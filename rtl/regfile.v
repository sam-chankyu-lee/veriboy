==> flow/design.v <==
`timescale 1ns / 1ns
module regfile(
    input clk,
    input rst, 
    input [1:0] writeEn,
    input writeFlag,
    input [3:0] rdReg1,
    output [7:0] rdData1,
    output [7:0] rdData1Lo,
    input [3:0] rdReg2,
    output [7:0] rdData2,
    output [7:0] rdData2Lo,
    input [7:0] flagData,
    output [7:0] rdFlag,
    input [3:0] wrReg,
    input [15:0] wrData
);
    reg [7:0] regs [10:0];
    reg [7:0] flags;
    assign rdData1 = regs[rdReg1];
    assign rdData1Lo = regs[rdReg1+1];
    assign rdData2 = regs[rdReg2];
    assign rdData2Lo = regs[rdReg2+1];
    assign rdFlag = flags;
    always @(posedge clk) begin
        if (rst) begin
            for (int i = 0; i < 11; i=i+1) begin
                regs[i] <= 0;
            end
        end else begin
            case(writeEn)
                1: regs[wrReg] <= wrData[7:0];
                2: begin
                    regs[wrReg] <= wrData[15:8];
                    regs[wrReg+1] <= wrData[7:0];
                end
                default: begin end
            endcase  
            if (writeFlag) begin
                flags <= flagData;
            end
        end
    end
endmodule
From RTL to reports: regfile
The steps from the RTL of regfile to its reports follow in flow order.
Lines are those of the file above, counted from 1.
Operators: Yosys type, input widths -> output width; for muxes data width and select width s.
Cell names lack the library's common part.
{ "design": {"design": "regfile", "clk_port": "clk", "cell_library": "sky130hd", "corner": "tt_025C_1v80"} }

After elaboration
Source: Yosys, flattened and elaborated, memories not mapped. Widths are those after wreduce. Registers that Yosys merges into a memory's read port (data or address) are not register bits. Print and check cells do not count. Equal cells are merged and count once.
Yosys's memory passes give these memory sizes; they may raise the number of words (mostly to a power of two), join words into wider ones and drop unused or constant bits.
{ "word_totals": {"input_bits": 41, "ramBits": 128, "elab_cells": 32, "register_bits": 8, "out_inout_bits": 40, "memories": 1} }
{ "mem_list": {"columns": ["memory", "words", "width", "line", "source"], "rows": [
  ["regs", 16, 8, 18, "reg [7:0] regs [10:0];"]
]} }
{ "classes": {"bitwise": 2, "n_reduce_logical": 3, "add_sub_neg": 3, "equal": 2, "n_mux": 20} }
{ "op_table": {"columns": ["operator", "n"], "rows": [
  ["$mux 8", 9],
  ["$reduce_or 8->1", 2],
  ["$mux 4", 4],
  ["$add 4x1->4 const B", 3],
  ["$mux 1", 7],
  ["$eq 2x1->1 const B", 1],
  ["$eq 2x2->1 const B", 1],
  ["$reduce_and 2->1", 1],
  ["$or 1x1->1", 1],
  ["$not 1->1", 1]
]} }

Logic depth
Depth = most cells in a row (Yosys ltp): at word level without a register or memory, in the mapped netlist without a sequential cell, where the memories' decode and read muxes count.
{ "logic_depth": {"word_depth": 6, "abc_area": 0, "ltp_mapped": 7, "ltp_nobuf": 5} }

Netlist
Yosys stat after the flow's synthesis: flattened, memories mapped to cells. It holds for the ABC_AREA given above (unset counts as 0); a run with the other value may have another netlist.
The area totals of this step are shown rounded.
{ "types": {"columns": ["cell_type", "n", "area_total_um2"], "rows": [
  ["edfxtp_1", 136, 4.08E+03],
  ["mux2i_1", 151, 1511.45],
  ["mux4_2", 64, 1.44E+03],
  ["nand2_1", 153, 574.301],
  ["o22ai_1", 72, 450.432],
  ["a221oi_1", 47, 411.645],
  ["buf_2", 41, 205.197],
  ["nand3_1", 39, 195.187],
  ["a22oi_1", 24, 180.173],
  ["a32o_1", 15, 150.144],
  ["clkbuf_1", 36, 135.13],
  ["buf_4", 12, 90.086],
  ["o21ai_0", 17, 85.082],
  ["nor2b_1", 11, 68.816],
  ["nand3b_1", 9, 67.565],
  ["or2_2", 8, 50.048],
  ["ha_1", 3, 37.536],
  ["xnor2_2", 2, 32.531]
]} }
Not listed: further types 38, cells in them 65.
{ "mapped": {"seqArea_um2": 4080, "cell_count": 905, "ff_cells": 136, "area_um2": 10300, "buffers": 95} }

Path before layout
Path of least setup slack by OpenSTA after synthesis, without wires, with an ideal clock, recovery checks aside; 20% of the period is set as input and as output delay. Where synthesis merged equal registers, the netlist keeps one of their names.
{ "synth_timing": {"path_kind": "input -> output", "from": "input port rdReg1[0]", "to": "output port rdData1Lo[6]", "input_delay_ns": 0.822, "path_delay_ns": 1.626, "arrival_time_ns": 2.448, "setup_slack_ns": 0.840, "path_buffers": 1, "required_time_ns": 3.288, "tclk_ns": 4.11, "out_delay_ns": 0.822, "path_stages": 6, "t_first_pin_ns": 0.822, "period_less_setup_slack_ns": 3.27} }
"path_delay_ns" is the arrival time less input delay plus setup time.
At an output port there is no setup time.
"path_stages" counts driving pins, that of a launching flip-flop among them; a cell with two outputs on the path counts twice.
"period_less_setup_slack_ns" is the clock period less the worst setup slack; recovery checks do not enter. This is arithmetic on one report: input and output delays are still those of the set period (20% each).
The rows between start and end are the longest chain of elaborated cells between them; the timing report does not say that the signal goes this way. Where chains are equally long, one stands for them.
A line is the first line of the expression or statement that the cell stems from. Yosys adds cells for indexed reads and writes and turns some case tables into memories.
A memory read counts as a cell of the chain, while the word-level depth stops at memories.
{ "synth_via": {"cell_sequence": "ha_1 clkbuf_1 mux4_2 nand2_1 nand2_1 a32o_1", "elab_chain_len": 2, "cells_between": 2, "cone_lines": 2, "classes_between": "add/sub (1); memory (1)"} }
{ "synth_lines": {"columns": ["item", "line", "source"], "rows": [
  ["start: declaration", 7, "input [3:0] rdReg1,"],
  ["$add 4x1->4", 21, "assign rdData1Lo = regs[rdReg1+1];"],
  ["$mem_v2 16x8", 18, "reg [7:0] regs [10:0];"],
  ["end: declaration", 9, "output [7:0] rdData1Lo,"]
]} }

Worst path after layout
From the final timing report of entry A: the path of least setup slack in the routed layout; clock arrival at registers is part of the times.
{ "layout_timing": {"path_kind": "input -> output", "from": "input port rdReg2[1]", "to": "output port rdData2Lo[3]", "path_stages": 9, "tclk_ns": 3.34, "input_delay_ns": 0.67, "out_delay_ns": 0.67, "required_time_ns": 2.67, "setup_slack_ns": 0.04, "t_first_pin_ns": 0.67, "path_buffers": 4, "arrival_time_ns": 2.63} }
The rows between start and end are the longest chain of elaborated cells between them; the timing report does not say that the signal goes this way. Where chains are equally long, one stands for them.
A memory read counts as a cell of the chain, while the word-level depth stops at memories.
{ "layout_via": {"cell_sequence": "clkdlybuf4s15_2 ha_4 buf_12 buf_6 mux4_2 nand2_1 nand2_1 a32o_2 clkdlybuf4s15_2", "elab_chain_len": 2, "cells_between": 2, "cone_lines": 2, "classes_between": "add/sub (1); memory (1)"} }
{ "layout_lines": {"columns": ["item", "line", "source"], "rows": [
  ["start: declaration", 10, "input [3:0] rdReg2,"],
  ["$add 4x1->4", 23, "assign rdData2Lo = regs[rdReg2+1];"],
  ["$mem_v2 16x8", 18, "reg [7:0] regs [10:0];"],
  ["end: declaration", 12, "output [7:0] rdData2Lo,"]
]} }

regfile through Yosys and OpenROAD on sky130hd: 2 stored runs, unordered, with their settings and measured results. The constraints put input and output delay at 20% of the set period each and load the outputs with 0.01 pF.
By "timing.achieved_period_ns" is meant the clock period of the run minus its worst setup slack. This is arithmetic on one report: input and output delays are still those of the set period (20% each).
By "worst_path_allowed_less_slack_ns" is meant the share of the clock period that the worst setup path is allowed (20% is reserved at inputs, 20% at outputs), minus its slack. Clock arrival times at its registers enter into it.
By "fin_power_uw" is meant OpenSTA's value without simulated activity: inputs other than the clock are taken to toggle once in ten clock periods, and the tool carries that through the logic.
The measured numbers are rounded.
[
  {
    "run": "entry A",
    "settings": { "period_ns": 3.34, "CORE_UTILIZATION": 25, "PLACE_DENSITY_LB_ADDON": 0.02, "CORE_ASPECT_RATIO": 1.0, "CORE_MARGIN": 10, "SLEW_MARGIN": 40, "CAP_MARGIN": 20 },
    "results": { "synth_chip_area_um2": 10300, "design.die.area_um2": 49800, "finalCellArea_um2": 13800, "finish.utilization_frac": 0.338, "fin_ws_ns": 0.045, "timing.setup.tns_ns": 0.000, "timing.hold.ws_ns": 0.785, "fin_power_uw": 5420, "timing.achieved_period_ns": 3.295, "worst_path_allowed_less_slack_ns": 1.96, "worst_setup_path_type": "input -> output" }
  },
  {
    "run": "entry B",
    "settings": { "period_ns": 2.83, "SETUP_SLACK_MARGIN": 0.65, "CAP_MARGIN": 20, "CORE_MARGIN": 2, "CORE_UTILIZATION": 40, "SLEW_MARGIN": 20 },
    "results": { "synth_chip_area_um2": 10300, "design.die.area_um2": 27100, "finalCellArea_um2": 15200, "finish.utilization_frac": 0.601, "fin_ws_ns": 0.001, "timing.setup.tns_ns": 0.000, "timing.hold.ws_ns": 0.692, "fin_power_uw": 6920, "timing.achieved_period_ns": 2.829, "worst_path_allowed_less_slack_ns": 1.70, "worst_setup_path_type": "input -> output" }
  }
]
